==> flow/design.v <==
module sram_s # (
    parameter ADDR_WIDTH = 4,
    parameter DATA_WIDTH = 8,
    parameter DATA_DEPTH = 16
)(
    input wire                  clk,
    input wire                  rst,
    input wire                  ce,
    input wire[ADDR_WIDTH-1:0]  raddr,
    input wire                  re,
    output reg[DATA_WIDTH-1:0]  rdata,
    input wire[ADDR_WIDTH-1:0]  waddr,
    input wire                  we,
    input wire[DATA_WIDTH-1:0]  wdata
    );
    integer i;
    reg [DATA_WIDTH-1:0]        register [DATA_DEPTH-1:0];
always @ (posedge clk) begin
    if (rst == 1'b1) begin
        for(i=0; i<DATA_DEPTH; i=i+1) begin
            register[i] <= {DATA_WIDTH{1'b0}};
        end
    end 
    else if ((we == 1'b1) && (ce == 1'b1)) begin
        register[waddr] <= wdata;
    end
end
always @ (posedge clk) begin
    if (rst == 1'b1) begin
        rdata <= {DATA_WIDTH{1'b0}};
    end
    else if ((re == 1'b1) && (ce == 1'b1)) begin
        rdata <= register[raddr];
    end else begin
        rdata <= rdata;
    end
end
endmodule
# Reports on sram_s
# What the tools print for sram_s, step after step.
# Lines are those of the file above, counted from 1.
# Operators: Yosys type, input widths -> output width; for muxes data width and select width s.
# Library cell names are shortened.
# Not given: --
# setup
top,sram_s
clock,clk
library,sky130hd
pvt_corner,tt_025C_1v80

# Word level
# Yosys after proc, flatten, opt, wreduce and memory -nomap, before mapping. Enables and synchronous resets that opt folds into registers are not counted as muxes. Memory bits, and registers merged into a memory's read port (data or address), are not among the register bits. Print and check cells are not counted. Equal cells are merged and count once.
# Memory sizes are those after Yosys's memory passes, which may raise the word count (mostly to a power of two), join words into wider ones and drop unused or constant bits.
# classes
n_mux,7
n_reduce_logical,2
# ops
operator,count
$mux 8,2
$mux 4,2
$mux 1,3
$logic_and 1x1->1,2
# word_totals
ff_bits,0
mem_bits_rw,128
mem_count,1
elab_cells,10
# memory_table
memory,words,width,line,text
register,16,8,17,reg [DATA_WIDTH-1:0]        register [DATA_DEPTH-1:0];

# Depth
# Yosys ltp: most cells in a row. Word level: on the elaborated netlist, between registers, memories and ports. Mapped: between sequential cells and ports; inverters and the memories' decode and read muxes count.
# logic_depth
ltp_word,3
abc_area,0
depth_mapped,7
mapped_depth_nobuf,4

# After synthesis
# Yosys stat after the flow's synthesis: flattened, memories mapped to cells. It holds for the ABC_AREA given above (unset counts as 0); a run with the other value may have another netlist.
# Totals and module areas in this step are rounded.
# synth_totals
cells,401
mapped_area_um2,6208
seq_area_um2,4004
flip_flops,136
buf_cells,21
# types
type,count,type_area_um2
edfxtp_1,128,3.84E+03
and2_1,129,807.024
mux4_2,23,517.997
mux4_1,7,183.926
dfxtp_1,8,160.154
mux2i_1,11,110.106
or2_2,16,100.096
mux2_2,8,90.086
a22oi_1,7,52.55
nor2_1,13,48.797
clkbuf_1,11,41.29
o21ai_1,5,25.024
buf_4,3,22.522
buf_12,1,20.019
buf_2,4,20.019
nor3_1,4,20.019
nand2_1,5,18.768
nand2b_1,3,18.768
# Not listed: further types 14, cells in them 15.

# Worst setup path after synthesis
# Path of least setup slack by OpenSTA after synthesis, without wires, with an ideal clock, recovery checks aside; 20% of the period is set as input and as output delay. Where synthesis merged equal registers, the netlist keeps one of their names.
# synth_timing
path_type,input port to flip-flop
startpoint,input rst
endpoint,memory register[2][0]
clock_period_ps,2410
launch_ps,482
arrival_ps,1608
path_slack_ps,492
delay_ps,1436
stages,5
synth_period_reached_ps,1918
# "delay_ps" is the arrival time less input delay plus setup time.
# "stages" counts driving pins, that of a launching flip-flop among them; a cell with two outputs on the path counts twice.
# "synth_period_reached_ps" = period - worst setup slack (recovery checks aside). The figure is calculated, with input and output delays left at 20% of the set period.
# Between the ends stands the longest chain of elaborated cells between them, by number of cells; it is not shown to be the way that was timed. Of several equally long chains one is given.
# Each line given opens the expression or statement behind the cell; cells for indexed reads and writes are added by Yosys, which also makes memories of some case tables.
# Only ways into the end's enable, where the timed path ends, are counted here.
# synth_via
cell_sequence,clkbuf_1 > nor2b_1 > nand4b_1 > nor3_1 > or2_2
elab_chain_len,1
cells_between,3
lines_between,1
classes_between,3 x mux
# synth_lines
element,line,text
"start, declared",7,"input wire                  rst,"
$mux 4,19,if (rst == 1'b1) begin
"end, declared",17,reg [DATA_WIDTH-1:0]        register [DATA_DEPTH-1:0];

# Path in the finished layout
# Path of least setup slack in the final report of run A (OpenROAD, finished layout, wires in). Where an end is a register, its clock arrival counts in the times.
# The report prints the path's times to 10 ps; the period is as set.
# layout_timing
path_type,input port to flip-flop
startpoint,input ce
endpoint,memory register[3][4]
clock_period_ps,2220
launch_ps,440
arrival_ps,2090
path_slack_ps,240
stages,5
# Between the ends stands the longest chain of elaborated cells between them, by number of cells; it is not shown to be the way that was timed. Of several equally long chains one is given.
# Only ways into the end's enable, where the timed path ends, are counted here.
# layout_via
cell_sequence,clkdlybuf4s50_1 > nor2b_1 > nand4_1 > nor3_1 > or2_2
elab_chain_len,3
cells_between,5
lines_between,2
classes_between,4 x mux; 1 x reduce/logical
# layout_lines
element,line,text
"start, declared",8,"input wire                  ce,"
$logic_and 1x1->1,24,else if ((we == 1'b1) && (ce == 1'b1)) begin
$mux 4,24,
$mux 4,19,if (rst == 1'b1) begin
"end, declared",17,reg [DATA_WIDTH-1:0]        register [DATA_DEPTH-1:0];

==> runs of sram_s <==
Design sram_s on sky130hd. What follows are 2 stored runs of the flow, each under its own settings; their order means nothing. The constraints put input and output delay at 20% of the set period each and load the outputs with 0.01 pF.
"timing.achieved_period_ps" means the clock period less the worst setup slack. The figure is calculated, with input and output delays left at 20% of the set period.
The measured numbers are rounded.

Run A, flow files:
==> flow/run.sh <==
#!/bin/bash
# the make line also repeats the synthesis and layout settings of config.mk as NAME=value (left out here)
make -C /OpenROAD-flow-scripts/flow DESIGN_CONFIG=/design/flow/config.mk WORK_HOME=/design/flow/orfs CLKGATE_MAP_FILE= finish
==> flow/config.mk <==
export PLATFORM = sky130hd
export DESIGN_NAME = sram_s
export DESIGN_NICKNAME = sram_s
export VERILOG_FILES = /design/flow/design.v
export SDC_FILE = /design/flow/constraint.sdc
export NUM_CORES = 4
export LEC_CHECK = 0
export CAP_MARGIN = 20
export CORE_MARGIN = 2
export CORE_UTILIZATION = 40
export SETUP_SLACK_MARGIN = -0.04
export SLEW_MARGIN = 20
==> flow/constraint.sdc <==
create_clock -name core_clock -period 2.22 [get_ports {clk}]
set_input_delay 0.4440 -clock core_clock [delete_from_list [all_inputs] [get_ports {clk}]]
set_output_delay 0.4440 -clock core_clock [all_outputs]
set_load 0.01 [all_outputs]

==> results of run A, as CSV <==
result,value
post_route_stdcell_area_um2,7477
final_util_pct,49.2
worst_setup_slack_ps,239
yosys_chip_area_um2,6208
hold_ws_ps,492
die_um2,16530
timing.achieved_period_ps,1981
fin_tns_ps,0

Run B, flow files:
==> flow/run.sh <==
#!/bin/bash
# the make line also repeats the synthesis and layout settings of config.mk as NAME=value (left out here)
make -C /OpenROAD-flow-scripts/flow DESIGN_CONFIG=/design/flow/config.mk WORK_HOME=/design/flow/orfs CLKGATE_MAP_FILE= finish
==> flow/config.mk <==
export PLATFORM = sky130hd
export DESIGN_NAME = sram_s
export DESIGN_NICKNAME = sram_s
export VERILOG_FILES = /design/flow/design.v
export SDC_FILE = /design/flow/constraint.sdc
export NUM_CORES = 4
export LEC_CHECK = 0
export CAP_MARGIN = 30
export CELL_PAD_IN_SITES_DETAIL_PLACEMENT = 0
export CORE_MARGIN = 4
export CORE_UTILIZATION = 16
export CTS_CLUSTER_DIAMETER = 376
export GPL_ROUTABILITY_DRIVEN = 0
export PLACE_DENSITY_LB_ADDON = 0.25
export SLEW_MARGIN = 40
==> flow/constraint.sdc <==
create_clock -name core_clock -period 2.31 [get_ports {clk}]
set_input_delay 0.4620 -clock core_clock [delete_from_list [all_inputs] [get_ports {clk}]]
set_output_delay 0.4620 -clock core_clock [all_outputs]
set_load 0.01 [all_outputs]

==> results of run B, as CSV <==
result,value
yosys_chip_area_um2,6208
fin_tns_ps,0
die_um2,42020
hold_ws_ps,469
timing.achieved_period_ps,1944
worst_setup_slack_ps,366
final_util_pct,21.2
post_route_stdcell_area_um2,8035
