==> flow/design.v <==
module RAM_1port(
    input rstn,
    input [6:0] addr,
    input [3:0] w_data,
    input enb,
    input clk,
    output wire [3:0] r_data
);
reg  [6:0] mem [127:0];
integer i;
always @(posedge clk or negedge rstn) begin
    if(!rstn) begin
        for(i = 0; i<127; i=i+1) begin
            mem[i] <= 0;
        end
    end
    else if(enb) begin
        mem[addr] <= w_data;
    end
end
assign r_data = (!enb)? mem[addr]:0;
endmodule
From RTL to reports: RAM_1port
What the tools print for RAM_1port, step after step. Lines are those of the file above, counted from 1. Library cell names are shortened. The mark n/a stands for no value.

Top module: RAM_1port. Clock: clk. Cell library: sky130hd. Timing corner: tt_025C_1v80.

Word-level counts
Source: Yosys, flattened and elaborated. Widths are those after wreduce. Registers that Yosys merges into a memory's read port (data or address) are not register bits. Print and check cells do not count. Equal cells are merged and count once.

Equality and inequality tests: 127. Muxes and demuxes: 2. The entry for reductions and logical operators reads 129.

Operators with widths (number): 4-bit parallel mux with 128-bit select (1); 7-bit equality test with constant B (64); 2-bit AND reduction (127); 7-bit by 6-bit equality test with 1-bit output with constant B (32); 7-bit by 5-bit equality test with 1-bit output with constant B (16); 7-bit by 4-bit equality test with 1-bit output with constant B (8); 7-bit by 3-bit equality test with 1-bit output with constant B (4); 7-bit by 2-bit equality test with 1-bit output with constant B (2); 7-bit by 1-bit equality test with 1-bit output with constant B (1); 7-bit zero test (1); 4-bit two-way mux (1); 3-bit AND reduction (1).

Under register bits stands 512. Under bits of input ports stands 14.

Logic depth
Yosys ltp: most cells in a row. Word level: on the elaborated netlist, between registers, memories and ports. Mapped: between sequential cells and ports; inverters and the memories' decode and read muxes count.

The entry for depth in word-level cells reads 3. The entry for ABC_AREA reads 1. The figure for depth in mapped cells is 13.

After synthesis
Source: synth_stat.txt of the flow (Yosys; design flattened, memories mapped). It holds for the ABC_AREA given above (unset counts as 0); a run with the other value may have another netlist.

Cells by type (number): dfrtp_1 (508); nand2_1 (1321); o21ai_0 (488); nor2_1 (337); nand3_1 (160); clkbuf_1 (73); a21oi_1 (28); edfxtp_1 (4); buf_2 (22); nor2_2 (7); inv_1 (9); nand3_2 (3); clkinv_1 (5); inv_2 (5); nand2_2 (2); and3_1 (1).

Under standard cells after synthesis stands 2973. For synthesis area the number is 22987.0 µm². Mapped flip-flops: 512. The entry for buffer cells reads 95.

Path before layout
Path of least setup slack by OpenSTA after synthesis, without wires, with an ideal clock, recovery checks aside; 20% of the period is set as input and as output delay. Where synthesis merged equal registers, the netlist keeps one of their names.

Path kind: input-to-output. Start point: input addr[4]. End point: output r_data[0]. Period: 4.34 ns. The figure for external input delay is 0.868 ns. Output delay: 0.868 ns. The entry for arrival time reads 2.223 ns. The figure for required time is 3.472 ns. Under setup slack stands 1.249 ns. For path delay the number is 1.355 ns. The figure for stages on the path is 13. The entry for synthesis period reached reads 3.091 ns.

"path delay" = arrival - input delay + setup time. A path that ends at an output port has no setup time. "stages on the path" counts driving pins, that of a launching flip-flop among them; a cell with two outputs on the path counts twice. "synthesis period reached" = period - worst setup slack (recovery checks aside). The figure is calculated, with input and output delays left at 20% of the set period. The rows between start and end are the longest chain of elaborated cells between them; the timing report does not say that the signal goes this way. Where chains are equally long, one stands for them. A line is the first line of the expression or statement that the cell stems from. Yosys adds cells for indexed reads and writes and turns some case tables into memories.

Cell sequence: buf_2 inv_2 nand3_1 buf_2 nor2_1 nand2_1 nand2_1 nor2_1 nand2_1 nor2_1 nand2_1 nor2_1 a21oi_1. Cells in the longest elaborated chain: 3.

Ends and longest elaborated chain, after synthesis: from (decl) (line 3) `input [6:0] addr,`; 7-bit equality test (line 21) `assign r_data = (!enb)? mem[addr]:0;`; 4-bit parallel mux with 128-bit select (line 21); 4-bit two-way mux (line 21); to (decl) (line 7) `output wire [3:0] r_data`.

Worst path after layout
Path of least setup slack in the final report of record 1 (OpenROAD, finished layout, wires in). Where an end is a register, its clock arrival counts in the times.

Path kind: input-to-output. Start point: input addr[6]. End point: output r_data[2]. Period: 2.97 ns. The figure for external input delay is 0.59 ns. Output delay: 0.59 ns. The entry for arrival time reads 2.52 ns. The figure for required time is 2.38 ns. Under setup slack stands -0.15 ns. The figure for stages on the path is 17.

The rows between start and end are the longest chain of elaborated cells between them; the timing report does not say that the signal goes this way. Where chains are equally long, one stands for them.

Cell sequence: buf_6 buf_12 clkinv_8 nand3_4 buf_12 buf_8 nor2_4 buf_4 nand2_1 nand2_1 nor2_1 nand2_1 nor2_1 nand2_1 nor2_4 a21oi_4 buf_6. Cells in the longest elaborated chain: 3.

Ends and longest elaborated chain, post-layout: from (decl) (line 3) `input [6:0] addr,`; 7-bit equality test (line 21) `assign r_data = (!enb)? mem[addr]:0;`; 4-bit parallel mux with 128-bit select (line 21); 4-bit two-way mux (line 21); to (decl) (line 7) `output wire [3:0] r_data`.

--- measured runs ---
Stored flow runs of RAM_1port (2 of them; Yosys, OpenROAD, sky130hd). They differ in their settings and are not a sequence. Constraints: input delay and output delay 20% of the set period each, output load 0.01 pF. "achieved period" means the clock period less the worst setup slack. The figure is calculated, with input and output delays left at 20% of the set period. "allowed time less slack (worst setup path)" is the time allowed to the run's worst setup path (the clock period less input and output delay, where it has them) less its slack. Clock arrival times count: a late capture clock shortens it, a late launch clock lengthens it.

Files of record 1:
==> flow/run.sh <==
#!/bin/bash
# the make line also repeats the synthesis and layout settings of config.mk as NAME=value (left out here)
make -C /OpenROAD-flow-scripts/flow DESIGN_CONFIG=/design/flow/config.mk WORK_HOME=/design/flow/orfs CLKGATE_MAP_FILE= finish
==> flow/config.mk <==
export PLATFORM = sky130hd
export DESIGN_NAME = RAM_1port
export DESIGN_NICKNAME = RAM_1port
export VERILOG_FILES = /design/flow/design.v
export SDC_FILE = /design/flow/constraint.sdc
export NUM_CORES = 4
export LEC_CHECK = 0
export ABC_AREA = 1
export CAP_MARGIN = 20
export CELL_PAD_IN_SITES_DETAIL_PLACEMENT = 0
export CORE_ASPECT_RATIO = 0.59
export CORE_MARGIN = 2
export CORE_UTILIZATION = 22
export GPL_ROUTABILITY_DRIVEN = 0
export MIN_ROUTING_LAYER = met1
export PLACE_DENSITY_LB_ADDON = 0.23
export SLEW_MARGIN = 20
export TNS_END_PERCENT = 30
==> flow/constraint.sdc <==
create_clock -name core_clock -period 2.97 [get_ports {clk}]
set_input_delay 0.5940 -clock core_clock [delete_from_list [all_inputs] [get_ports {clk}]]
set_output_delay 0.5940 -clock core_clock [all_outputs]
set_load 0.01 [all_outputs]

Results of record 1. The chip area in the Yosys report comes to 22987.0 µm². The area of the die comes to 107179.0 µm². The utilization after routing is 30.5%. The smallest setup slack reads -0.146 ns. The achieved period comes to 3.116 ns. The allowed time less slack (worst setup path) reads 1.93 ns. Critical path type: input-to-output.

Files of record 2:
==> flow/run.sh <==
#!/bin/bash
# the make line also repeats the synthesis and layout settings of config.mk as NAME=value (left out here)
make -C /OpenROAD-flow-scripts/flow DESIGN_CONFIG=/design/flow/config.mk WORK_HOME=/design/flow/orfs CLKGATE_MAP_FILE= finish
==> flow/config.mk <==
export PLATFORM = sky130hd
export DESIGN_NAME = RAM_1port
export DESIGN_NICKNAME = RAM_1port
export VERILOG_FILES = /design/flow/design.v
export SDC_FILE = /design/flow/constraint.sdc
export NUM_CORES = 4
export LEC_CHECK = 0
export CAP_MARGIN = 20
export CORE_ASPECT_RATIO = 0.58
export CORE_MARGIN = 2
export CORE_UTILIZATION = 38
export CTS_CLUSTER_DIAMETER = 50
export CTS_CLUSTER_SIZE = 49
export GPL_ROUTABILITY_DRIVEN = 1
export PLACE_DENSITY_LB_ADDON = 0.15
export SLEW_MARGIN = 5
export TNS_END_PERCENT = 100
==> flow/constraint.sdc <==
create_clock -name core_clock -period 1.97 [get_ports {clk}]
set_input_delay 0.3940 -clock core_clock [delete_from_list [all_inputs] [get_ports {clk}]]
set_output_delay 0.3940 -clock core_clock [all_outputs]
set_load 0.01 [all_outputs]

Results of record 2. The chip area in the Yosys report comes to 23418.7 µm². The area of the die comes to 63704.0 µm². The utilization after routing is 51.8%. The smallest setup slack reads -1.442 ns. The achieved period comes to 3.412 ns. The allowed time less slack (worst setup path) reads 3.02 ns. Critical path type: reg-to-output.
--- end ---
